==> flow/design.v <==
module deficit_round_robin
#(
  PKT_QS_CNT   = 4,     
  QUANTUM_SIZE = 500    
)
(
  input                                 clk_i,
  input                                 rst_i,
  input [PKT_QS_CNT-1:0][15:0]          size_i,
  input [PKT_QS_CNT-1:0]                size_val_i,
  input                                 ready_i,     
  output logic [$clog2(PKT_QS_CNT)-1:0] read_o,
  output logic                          read_val_o
);
logic [$clog2(PKT_QS_CNT)-1:0]          pntr_cnt;    
logic [PKT_QS_CNT-1:0][15:0]            dft_cnt;     
assign dft_bgr_size = ( size_i[pntr_cnt] <= dft_cnt[pntr_cnt] ) && size_val_i[pntr_cnt];
assign dft_smr_size = ( size_i[pntr_cnt] >  dft_cnt[pntr_cnt] ) && size_val_i[pntr_cnt];
logic dft_bgr_size_d1;
logic dft_smr_size_d1;
always_ff @( posedge clk_i )
  begin
    dft_bgr_size_d1 <= dft_bgr_size;
  end
always_ff @( posedge clk_i )
  begin
    dft_smr_size_d1 <= dft_smr_size;
  end
always_ff @( posedge clk_i )
  begin
    if( rst_i )
      pntr_cnt <= 0;
    else
      if( ready_i && dft_bgr_size )
        pntr_cnt <= pntr_cnt;
          else
            if( ready_i )
              pntr_cnt <= pntr_cnt + 1;
  end
always_ff @( posedge clk_i )
  begin
    if( rst_i )
      for( int i = 0; i < PKT_QS_CNT; i++ )
        dft_cnt[i] <= QUANTUM_SIZE;
    else
      if( dft_smr_size_d1 && !read_val_o )
        dft_cnt[pntr_cnt] <= dft_cnt[pntr_cnt] + QUANTUM_SIZE;
      else
        if( dft_bgr_size )
          dft_cnt[pntr_cnt] <= dft_cnt[pntr_cnt] - size_i[pntr_cnt];
  end
always_comb 
  begin
    if( dft_bgr_size )
      read_o <= pntr_cnt;
    else
      read_o <= 0;
  end
assign read_val_o = dft_bgr_size;
logic [PKT_QS_CNT-1:0][31:0] stc_cnt;  
always_ff @( posedge clk_i )
  begin
    if( rst_i )
      for( int j = 0; j < PKT_QS_CNT; j++ )
        stc_cnt[j] <= 0;
    else
      if( read_val_o )
        stc_cnt[pntr_cnt] <= stc_cnt[pntr_cnt] + size_i[pntr_cnt];
  end
endmodule
Reports on deficit_round_robin
What the tools print for deficit_round_robin, step after step.
Lines are those of the file above, counted from 1.
Operators carry their Yosys type and port widths (W data, S select, Z words).
Cell names lack the library's common part.
{ "design": {"top_module": "deficit_round_robin", "clk_port": "clk_i", "cell_library": "sky130hd", "pvt_corner": "tt_025C_1v80"} }

Elaborated design
Source: Yosys, flattened and elaborated, memories not mapped. Widths are those after wreduce. Registers that Yosys merges into a memory's read port (data or address) are not register bits. Print and check cells do not count. Equal cells are merged and count once.
{ "bits": {"register_bits": 67, "in_bits": 71, "output_inout_bits": 3, "elab_cells": 33} }
{ "op_classes": {"n_addsub": 4, "cmp": 2, "shifts": 6, "muxes": 3, "bitwise": 5, "n_reduce_logical": 7} }
{ "ops": {"columns": ["cell", "count"], "rows": [
  ["$shift A16 B33 Y64", 2],
  ["$or A64 B64 Y64", 2],
  ["$shiftx A64 B7 Y16", 2],
  ["$mux W64", 2],
  ["$shift A16 B33 Y64 const A", 1],
  ["$and A64 B64 Y64", 1],
  ["$not A64 Y64", 1],
  ["$neg A6 Y33", 1],
  ["$sub A16 B16 Y16", 1],
  ["$gt A16 B16 Y1", 1],
  ["$le A16 B16 Y1", 1],
  ["$add A16 B9 Y16 const B", 1],
  ["$logic_and A1 B1 Y1", 4],
  ["$shiftx A4 B2 Y1", 1],
  ["$add A2 B1 Y2 const B", 1],
  ["$reduce_and A2 Y1", 1],
  ["$reduce_bool A2 Y1", 1],
  ["$mux W2", 1],
  ["$not A1 Y1", 1],
  ["$logic_not A1 Y1", 1]
]} }

Longest topological paths
Depth = most cells in a row (Yosys ltp): at word level without a register or memory, in the mapped netlist without a sequential cell, where the memories' decode and read muxes count.
{ "logic_depth": {"ltp_word": 7, "abc_area": 0, "ltp_mapped": 17, "mapped_depth_nobuf": 13} }

Netlist
Source: synth_stat.txt of the flow (Yosys; design flattened, memories mapped). It holds for the ABC_AREA given above (unset counts as 0); a run with the other value may have another netlist.
{ "by_type": {"columns": ["type", "count", "area_total_um2"], "rows": [
  ["dfxtp_1", 67, 1.34E+03],
  ["mux4_2", 31, 698.17],
  ["ha_1", 21, 262.752],
  ["a221o_1", 24, 240.23],
  ["nor2_1", 38, 142.637],
  ["a22oi_1", 16, 120.115],
  ["xnor2_1", 13, 113.859],
  ["nand3b_1", 15, 112.608],
  ["mux2i_1", 10, 100.096],
  ["nand2_1", 22, 82.579],
  ["nor2b_1", 13, 81.328],
  ["a32o_1", 8, 80.077],
  ["inv_1", 21, 78.826],
  ["a21oi_1", 15, 75.072],
  ["nand2b_1", 10, 62.56],
  ["nand3_1", 12, 60.058],
  ["o21ai_0", 12, 60.058],
  ["o21ai_1", 11, 55.053]
]} }
Not listed: further types 39, cells in them 92.
{ "synth_totals": {"stdcells": 451, "yosys_area_um2": 4460.5, "seq_area_um2": 1341.3, "flip_flops": 67, "buf_cells": 26} }

Path before layout
Source: OpenSTA report_checks on the synthesized netlist (no wires, ideal clock, input and output delay 20% of the period each), path of least setup slack; recovery checks are left aside. Register names are those of the netlist, which keeps one name where synthesis merged equal registers.
{ "synth_path": {"path_kind": "reg-to-output", "start": "register pntr_cnt[0]", "end": "output read_o[0]", "period_ps": 5500, "out_delay_ps": 1100, "launch_ps": 0, "arrival_ps": 3510, "required_time_ps": 4400, "path_slack_ps": 890, "delay_ps": 3510, "driving_pins": 13, "n_path_buf": 3, "period_less_setup_slack_ps": 4610} }
"delay_ps" = arrival - input delay + setup time.
At an output port there is no setup time.
"driving_pins": output pins that drive a net of the path, with the launching flip-flop's if there is one; two outputs of one cell count as two.
"period_less_setup_slack_ps" is the clock period less the worst setup slack; recovery checks do not enter. This is arithmetic on one report: input and output delays are still those of the set period (20% each).
The rows between start and end are the longest chain of elaborated cells between them; the timing report does not say that the signal goes this way. Where chains are equally long, one stands for them.
Each line given opens the expression or statement behind the cell; cells for indexed reads and writes are added by Yosys, which also makes memories of some case tables.
At most two assigning lines are given for a register; there are more.
{ "synth_via": {"cell_sequence": "dfxtp_1 -> buf_6 -> buf_4 -> buf_1 -> mux4_2 -> ha_1 -> fa_1 -> nand2b_1 -> a21oi_2 -> o41ai_2 -> o211ai_2 -> nand2_1 -> nor2_1", "elab_chain_cells": 4, "cells_between": 6, "cone_classes": "compare (1); shift (3); mux (1); reduce/logical (1)"} }
{ "synth_lines": {"columns": ["item", "line", "rtl"], "rows": [
  ["start, declared", 15, "logic [$clog2(PKT_QS_CNT)-1:0]          pntr_cnt;"],
  ["start, assigned", 35, "pntr_cnt <= pntr_cnt;"],
  ["start, assigned", 38, "pntr_cnt <= pntr_cnt + 1;"],
  ["$shiftx A64 B7 Y16", 17, "assign dft_bgr_size = ( size_i[pntr_cnt] <= dft_cnt[pntr_cnt] ) && size_val_i[pntr_cnt];"],
  ["$le A16 B16 Y1", 17, null],
  ["$logic_and A1 B1 Y1", 17, null],
  ["$mux W2", 54, "if( dft_bgr_size )"],
  ["end, declared", 12, "output logic [$clog2(PKT_QS_CNT)-1:0] read_o,"]
]} }

# Flow runs of deficit_round_robin

deficit_round_robin on sky130hd: 2 stored runs with different settings, listed in no order. Input and output delays are each 20% of the period that was set; the output load is 0.01 pF.
[
  {
    "run": "entry A",
    "settings": { "period_ns": 2.48, "CORE_UTILIZATION": 66, "PLACE_DENSITY": 0.86, "HOLD_SLACK_MARGIN": -0.03, "CELL_PAD_IN_SITES_GLOBAL_PLACEMENT": 1, "CELL_PAD_IN_SITES_DETAIL_PLACEMENT": 2, "CAP_MARGIN": 10, "SLEW_MARGIN": 5, "CORE_MARGIN": 2 },
    "outcome": "no final report: placement broke off with GPL-0301"
  },
  {
    "run": "entry B",
    "settings": { "period_ns": 2.7, "CORE_UTILIZATION": 38, "CORE_ASPECT_RATIO": 0.54, "CORE_MARGIN": 9, "CELL_PAD_IN_SITES_DETAIL_PLACEMENT": 2, "CTS_CLUSTER_SIZE": 42, "CTS_CLUSTER_DIAMETER": 25, "CAP_MARGIN": 40, "MIN_ROUTING_LAYER": "met1", "MAX_ROUTING_LAYER": "met4", "SLEW_MARGIN": 20 },
    "outcome": "no final report: clock tree synthesis broke off with DPL-0033"
  }
]
